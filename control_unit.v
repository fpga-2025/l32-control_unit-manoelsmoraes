==> flow/design.v <==
module Control_Unit (
    input wire clk,
    input wire rst_n,
    input wire [6:0] instruction_opcode,
    output reg pc_write,
    output reg ir_write,
    output reg pc_source,
    output reg reg_write,
    output reg memory_read,
    output reg is_immediate,
    output reg memory_write,
    output reg pc_write_cond,
    output reg lorD,
    output reg memory_to_reg,
    output reg [1:0] aluop,
    output reg [1:0] alu_src_a,
    output reg [1:0] alu_src_b
);
localparam FETCH      = 4'b0000;
localparam DECODE     = 4'b0001;
localparam MEMADR     = 4'b0010;
localparam MEMREAD    = 4'b0011;
localparam MEMWB      = 4'b0100;
localparam MEMWRITE   = 4'b0101;
localparam EXECUTER   = 4'b0110;
localparam ALUWB      = 4'b0111;
localparam EXECUTEI   = 4'b1000;
localparam JAL        = 4'b1001;
localparam BRANCH     = 4'b1010;
localparam JALR       = 4'b1011;
localparam AUIPC      = 4'b1100;
localparam LUI        = 4'b1101;
localparam LW      = 7'b0000011;
localparam SW      = 7'b0100011;
localparam RTYPE   = 7'b0110011;
localparam ITYPE   = 7'b0010011;
localparam JALI    = 7'b1101111;
localparam BRANCHI = 7'b1100011;
localparam JALRI   = 7'b1100111;
localparam AUIPCI  = 7'b0010111;
localparam LUII    = 7'b0110111;
reg [3:0] state, next_state;
reg [6:0] opcode_reg;
always @(posedge clk or negedge rst_n) begin
    if (!rst_n) begin
        state <= FETCH;
        opcode_reg <= 7'b0000000;
    end else begin
        state <= next_state;
        if (state == DECODE)
            opcode_reg <= instruction_opcode;
    end
end
always @(*) begin
    case (state)
        FETCH: next_state = DECODE;
        DECODE: begin
            case (instruction_opcode)
                LW:       next_state = MEMADR;
                SW:       next_state = MEMADR;
                RTYPE:    next_state = EXECUTER;
                ITYPE:    next_state = EXECUTEI;
                JALI:     next_state = JAL;
                JALRI:    next_state = JALR;
                BRANCHI:  next_state = BRANCH;
                AUIPCI:   next_state = AUIPC;
                LUII:     next_state = LUI;
                default:  next_state = FETCH;
            endcase
        end
        MEMADR:     next_state = (opcode_reg == LW) ? MEMREAD : MEMWRITE;
        MEMREAD:    next_state = MEMWB;
        MEMWB:      next_state = FETCH;
        MEMWRITE:   next_state = FETCH;
        EXECUTER:   next_state = ALUWB;
        ALUWB:      next_state = FETCH;
        EXECUTEI:   next_state = ALUWB;
        JAL:        next_state = FETCH;
        JALR:       next_state = FETCH;
        BRANCH:     next_state = FETCH;
        AUIPC:      next_state = FETCH;
        LUI:        next_state = FETCH;
        default:    next_state = FETCH;
    endcase
end
always @(*) begin
    pc_write       = 0;
    ir_write       = 0;
    pc_source      = 0;
    reg_write      = 0;
    memory_read    = 0;
    is_immediate   = 0;
    memory_write   = 0;
    pc_write_cond  = 0;
    lorD           = 0;
    memory_to_reg  = 0;
    aluop          = 2'b00;
    alu_src_a      = 2'b00;
    alu_src_b      = 2'b00;
    case (state)
        FETCH: begin
            memory_read  = 1;
            ir_write     = 1;
            pc_write     = 1;
            alu_src_a    = 2'b00;
            alu_src_b    = 2'b01;
            aluop        = 2'b00;
        end
        DECODE: begin
            alu_src_a = 2'b10;
            alu_src_b = 2'b10;
            aluop     = 2'b00;
        end
        MEMADR: begin
            alu_src_a = 2'b10;
            alu_src_b = 2'b10;
            aluop     = 2'b00;
        end
        MEMREAD: begin
            memory_read = 1;
            lorD        = 1;
        end
        MEMWB: begin
            reg_write     = 1;
            memory_to_reg = 1;
        end
        MEMWRITE: begin
            memory_write = 1;
            lorD         = 1;
        end
        EXECUTER: begin
            alu_src_a = 2'b01;
            alu_src_b = 2'b00;
            aluop     = 2'b10;
        end
        ALUWB: begin
            reg_write     = 1;
            memory_to_reg = 0;
        end
        EXECUTEI: begin
            alu_src_a    = 2'b01;
            alu_src_b    = 2'b10;
            aluop        = 2'b10;
            is_immediate = 1;
        end
        JAL, JALR: begin
            pc_write   = 1;
            pc_source  = 1;
            reg_write  = 1;
        end
        BRANCH: begin
            alu_src_a     = 2'b01;
            alu_src_b     = 2'b00;
            aluop         = 2'b01;
            pc_write_cond = 1;
            pc_source     = 1;
        end
        AUIPC, LUI: begin
            reg_write = 1;
        end
    endcase
end
endmodule
# Step by step through the tools: Control_Unit
# Tool output for the design above, in the order of the flow.
# Lines are those of the file above, counted from 1.
# Operators carry their Yosys type and port widths (W data, S select, Z words).
# Cell names lack the library's common part.
# A cell with -- has no value.
[design]
design = "Control_Unit"
clock = "clk"
cell_library = "sky130hd"
lib_corner = "tt_025C_1v80"

# Word level
# Source: Yosys, flattened and elaborated, memories not mapped. Widths are those after wreduce; folded enables and synchronous resets count as part of the registers. Registers that Yosys merges into a memory's read port (data or address) are not register bits. Print and check cells do not count. Equal cells are merged and count once.
# Memory sizes are those after Yosys's memory passes, which may raise the word count (mostly to a power of two), join words into wider ones and drop unused or constant bits.
[op_classes]
equal = 15
muxes = 3
n_reduce_logical = 3
[ops]
columns = ["cell", "n"]
rows = [
  ["$pmux W4 S8", 1],
  ["$eq A7 B6 Y1 const B", 3],
  ["$eq A7 B7 Y1 const B", 3],
  ["$pmux W4 S5", 1],
  ["$eq A7 B2 Y1 const B", 2],
  ["$eq A7 B5 Y1 const B", 2],
  ["$eq A4 B2 Y1 const B", 2],
  ["$reduce_or A2 Y1", 2],
  ["$eq A4 B1 Y1 const B", 1],
  ["$eq A4 B3 Y1 const B", 1],
  ["$eq A4 B4 Y1 const B", 1],
  ["$logic_not A4 Y1", 1],
  ["$mux W3", 1],
]
[word_totals]
ff_bits = 11
romBits = 256
memories = 1
inputBits = 9
out_inout_bits = 16
elab_cells = 24
[mem_list]
columns = ["name", "words", "word_bits", "rd", "write_ports", "line", "source"]
rows = [
  ["(name not given)", 16, 16, 1, 0, 100, "case (state)"],
]

# Logic depth
# Depth = most cells in a row (Yosys ltp): at word level without a register or memory, in the mapped netlist without a sequential cell, where the memories' decode and read muxes count.
[depth]
depth_word = 4
abc_area = 0
depth_mapped = 6
depth_no_buf = 6

# Synthesis result
# Source: synth_stat.txt of the flow (Yosys; design flattened, memories mapped). It holds for the ABC_AREA given above (unset counts as 0); a run with the other value may have another netlist.
[by_type]
columns = ["cell", "n", "area_total_um2"]
rows = [
  ["dfrtp_1", 11, 275.264],
  ["mux2_2", 7, 78.826],
  ["ha_1", 5, 62.56],
  ["and2_1", 6, 37.536],
  ["mux2i_1", 3, 30.029],
  ["nor2_1", 7, 26.275],
  ["nand2b_1", 4, 25.024],
  ["nand2_1", 6, 22.522],
  ["o21ai_0", 4, 20.019],
  ["o311ai_2", 1, 16.266],
  ["buf_4", 2, 15.014],
  ["inv_1", 4, 15.014],
  ["nor2b_1", 2, 12.512],
  ["nor3b_2", 1, 12.512],
  ["buf_6", 1, 11.261],
  ["buf_2", 2, 10.01],
  ["nand3_1", 2, 10.01],
  ["nand3_2", 1, 10.01],
]
# Not listed: further types 17, cells in them 17.
[synth_totals]
cell_count = 86
area_um2 = 807.0
sequential_area_um2 = 275.3
flip_flops = 11
buf_cells = 5

# Path before layout
# Source: OpenSTA report_checks on the synthesized netlist (no wires, ideal clock, input and output delay 20% of the period each), path of least setup slack; recovery checks are left aside. Register names are those of the netlist, which keeps one name where synthesis merged equal registers.
[synth_path]
kind = "reg2out"
start = "reg state[0]"
end = "out alu_src_b[1]"
tclk_ns = 1.97
out_delay_ns = 0.394
t_first_pin_ns = 0.000
arrival_ns = 1.207
required_ns = 1.576
slack_ns = 0.369
path_delay_ns = 1.207
driving_pins = 5
path_buffers = 0
synth_period_reached_ns = 1.601
# "path_delay_ns" = arrival - input delay + setup time.
# A path that ends at an output port has no setup time.
# "driving_pins" counts driving pins, that of a launching flip-flop among them; a cell with two outputs on the path counts twice.
# "synth_period_reached_ns" = period - worst setup slack (recovery checks aside). The figure is calculated, with input and output delays left at 20% of the set period.
# The rows between start and end are the longest chain of elaborated cells between them; the timing report does not say that the signal goes this way. Where chains are equally long, one stands for them.
# A line is the first line of the expression or statement that the cell stems from. Yosys adds cells for indexed reads and writes and turns some case tables into memories.
# The chain passes a memory read, where the word-level depth is cut; so it can be longer than that depth.
[synth_via]
cell_sequence = "dfrtp_1 inv_1 ha_1 and2_1 or2_1"
elab_chain_cells = 1
cone_cells = 1
cone_lines = 1
classes_between = "memory: 1"
[synth_rtl]
columns = ["item", "line", "source"]
rows = [
  ["from (decl)", 42, "reg [3:0] state, next_state;"],
  ["from (assign)", 46, "state <= FETCH;"],
  ["from (assign)", 49, "state <= next_state;"],
  ["$mem_v2 Z16 W16", 100, "case (state)"],
  ["to (decl)", 17, "output reg [1:0] alu_src_b"],
]
# Some nets on the timed path still bear RTL names; the line given drives or declares the net.
[synth_nets]
columns = ["net", "line"]
rows = [
  ["alu_src_a[1]", 100],
]

# Below are 2 stored runs of the flow (Yosys, OpenROAD; platform sky130hd) on Control_Unit, each with its settings, unordered. Constraints: input delay and output delay 20% of the set period each, output load 0.01 pF.

[[run]]
name = "run A"
[run.settings]
period_ns = 1.5
CORE_UTILIZATION = 68
SETUP_SLACK_MARGIN = 0.18
PLACE_DENSITY_LB_ADDON = 0.27
CORE_ASPECT_RATIO = 1.03
CELL_PAD_IN_SITES_DETAIL_PLACEMENT = 1
CTS_CLUSTER_DIAMETER = 82
MAX_ROUTING_LAYER = "met4"
CAP_MARGIN = 20
CORE_MARGIN = 2
SLEW_MARGIN = 20
[run.results]
outcome = "not finished: placement ended with error FLW-0024"

[[run]]
name = "run B"
[run.settings]
period_ns = 0.975
CORE_UTILIZATION = 69
SETUP_SLACK_MARGIN = 0.17
PLACE_DENSITY = 0.91
HOLD_SLACK_MARGIN = -0.02
CORE_ASPECT_RATIO = 0.69
CORE_MARGIN = 5
CELL_PAD_IN_SITES_DETAIL_PLACEMENT = 0
ABC_AREA = 1
GPL_ROUTABILITY_DRIVEN = 0
CTS_CLUSTER_SIZE = 13
CAP_MARGIN = 0
SLEW_MARGIN = 35
[run.results]
outcome = "not finished: floorplanning ended with error PDN-0185"
